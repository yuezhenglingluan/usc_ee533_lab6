==> flow/design.v <==
`timescale 1ns / 1ps
module EX_M_Reg
(
    input clk,
    input rst,
    input WRegEn_EX,
    input WMemEn_EX,
    input [63:0] R1_out_EX,
    input [63:0] R2_out_EX,
    input [2:0] WReg1_EX,
    output reg WRegEn_M,
    output reg WMemEn_M,
    output reg [7:0] R1_out_M,
    output reg [63:0] R2_out_M,
    output reg [2:0] WReg1_M
);
    always @(posedge clk) begin
        if (rst) begin
            WRegEn_M <= 0;
            WMemEn_M <= 0;
            R1_out_M <= 8'd0;
            R2_out_M <= 64'd0;
            WReg1_M <= 3'b0;
        end
        else begin
            WRegEn_M <= WRegEn_EX;
            WMemEn_M <= WMemEn_EX;
            R1_out_M <= R1_out_EX[7:0];
            R2_out_M <= R2_out_EX;
            WReg1_M <= WReg1_EX;
        end
    end
endmodule
# Reports on EX_M_Reg
# What the tools print for EX_M_Reg, step after step.
# Lines are those of the file above, counted from 1.
# Operators: Yosys type, input widths -> output width; for muxes data width and select width s.
# Library cell names are shortened.
# The mark -- stands for no value.
[inputs]
top = "EX_M_Reg"
clock_port = "clk"
cell_library = "sky130hd"
lib_corner = "tt_025C_1v80"

# Word level
# Yosys after proc, flatten, opt, wreduce and memory -nomap, before mapping. Enables and synchronous resets that opt folds into registers are not counted as muxes. Memory bits, and registers merged into a memory's read port (data or address), are not among the register bits. Print and check cells are not counted. Equal cells are merged and count once.
[word_totals]
reg_bits = 77
out_inout_bits = 77
elab_cells = 5

# Longest topological paths
# Longest topological path by Yosys (ltp), each cell counted once; first at word level (registers and memories cut), then after technology mapping (sequential cells cut; the memories' decode and read muxes count).
[depth]
ltp_word = 0
ABC_AREA = 0
mapped_depth = 3

# Mapped cells and area
# Source: synth_stat.txt of the flow (Yosys; design flattened, memories mapped). It holds for the ABC_AREA given above (unset counts as 0); a run with the other value may have another netlist.
[by_type]
columns = ["cell", "count", "type_area_um2"]
rows = [
  ["dfxtp_1", 77, 1.54E+03],
  ["nor2b_1", 77, 481.712],
  ["buf_6", 3, 33.782],
  ["buf_2", 4, 20.019],
  ["buf_4", 1, 7.507],
]
[synth_totals]
mapped_cells = 162
mapped_area_um2 = 2084.5
sequential_area_um2 = 1541.5
flip_flops = 77
buf_cells = 8

# Timing after synthesis
# Source: OpenSTA report_checks on the synthesized netlist (no wires, ideal clock, input and output delay 20% of the period each), path of least setup slack; recovery checks are left aside. Register names are those of the netlist, which keeps one name where synthesis merged equal registers.
[synth_timing]
kind = "input to register"
from = "in rst"
to = "reg R1_out_M[0]"
clock_period_ns = 1.03
t_first_pin_ns = 0.206
arrival_time_ns = 0.567
path_slack_ns = 0.398
delay_ns = 0.426
path_stages = 3
n_path_buf = 2
period_less_setup_slack_ns = 0.632
# "delay_ns" = arrival - input delay + setup time.
# "path_stages": output pins that drive a net of the path, with the launching flip-flop's if there is one; two outputs of one cell count as two.
# "period_less_setup_slack_ns" = period - worst setup slack (recovery checks aside). The figure is calculated, with input and output delays left at 20% of the set period.
[synth_via]
path_cell_list = "buf_4 -> buf_6 -> nor2b_1"
elab_chain_len = 0
cells_between = 0
lines_between = 0
[synth_rtl]
columns = ["item", "line_no", "source"]
rows = [
  ["start: declaration", 5, "input rst,"],
  ["end: assignment", 21, "R1_out_M <= 8'd0;"],
  ["end: assignment", 28, "R1_out_M <= R1_out_EX[7:0];"],
  ["end: declaration", 13, "output reg [7:0] R1_out_M,"],
]

# Worst path after layout
# Path of least setup slack in the final report of record 2 (OpenROAD, finished layout, wires in). Where an end is a register, its clock arrival counts in the times.
[layout_timing]
kind = "register to output"
from = "reg R2_out_M[46]"
to = "out R2_out_M[46]"
clock_period_ns = 0.908
t_first_pin_ns = 0.34
arrival_time_ns = 0.79
path_slack_ns = -0.07
path_stages = 2
n_path_buf = 1
[layout_via]
path_cell_list = "dfxtp_2 -> buf_6"
elab_chain_len = 0
cells_between = 0
lines_between = 0
[layout_rtl]
columns = ["item", "line_no", "source"]
rows = [
  ["start: declaration", 14, "output reg [63:0] R2_out_M,"],
  ["start: assignment", 22, "R2_out_M <= 64'd0;"],
  ["start: assignment", 29, "R2_out_M <= R2_out_EX;"],
  ["end: declaration", 14, ""],
]

# Settings and measured results of 2 stored flow runs for module EX_M_Reg (sky130hd), not sorted in any way. The constraints put input and output delay at 20% of the set period each and load the outputs with 0.01 pF.
# "clock_period_reached_ns" means the clock period less the worst setup slack. The figure is calculated, with input and output delays left at 20% of the set period.
# "timing.worst_path_ns" = time allowed to the worst setup path (clock period - input delay - output delay, where it has them) - its slack; a late launch clock adds to it, a late capture clock takes from it.
# "totalPower_mw" rests on the timing tool's default activity at the inputs, not on a simulated workload.

[[run]]
name = "record 1"
[run.settings]
period_ns = 0.53
CORE_UTILIZATION = 56
SETUP_SLACK_MARGIN = 0.06
PLACE_DENSITY_LB_ADDON = 0.16
HOLD_SLACK_MARGIN = -0.06
ABC_AREA = 1
GPL_TIMING_DRIVEN = 0
CTS_CLUSTER_DIAMETER = 79
MAX_ROUTING_LAYER = "met5"
CAP_MARGIN = 20
CORE_MARGIN = 2
SLEW_MARGIN = 20
[run.results]
outcome = "stopped before the end: placement reported FLW-0024"

[[run]]
name = "record 2"
[run.settings]
period_ns = 0.908
CORE_UTILIZATION = 41
SETUP_SLACK_MARGIN = -0.07
PLACE_DENSITY_LB_ADDON = 0.17
HOLD_SLACK_MARGIN = 0.09
GPL_ROUTABILITY_DRIVEN = 0
CTS_CLUSTER_SIZE = 12
CAP_MARGIN = 15
MIN_ROUTING_LAYER = "met2"
MAX_ROUTING_LAYER = "met4"
CORE_MARGIN = 2
SLEW_MARGIN = 20
[run.results]
final_die_area_um2 = 5670.8
fin_util_pct = 80.4
total_negative_slack_ns = -3.210
post_route_stdcell_area_um2 = 3872.5
clock_period_reached_ns = 0.974
worst_hold_slack_ns = 0.285
setup_worst_slack_ns = -0.066
synthesis_area_um2 = 2084.5
timing.worst_path_ns = 0.79
path_kind = "register to output"
totalPower_mw = 7.688
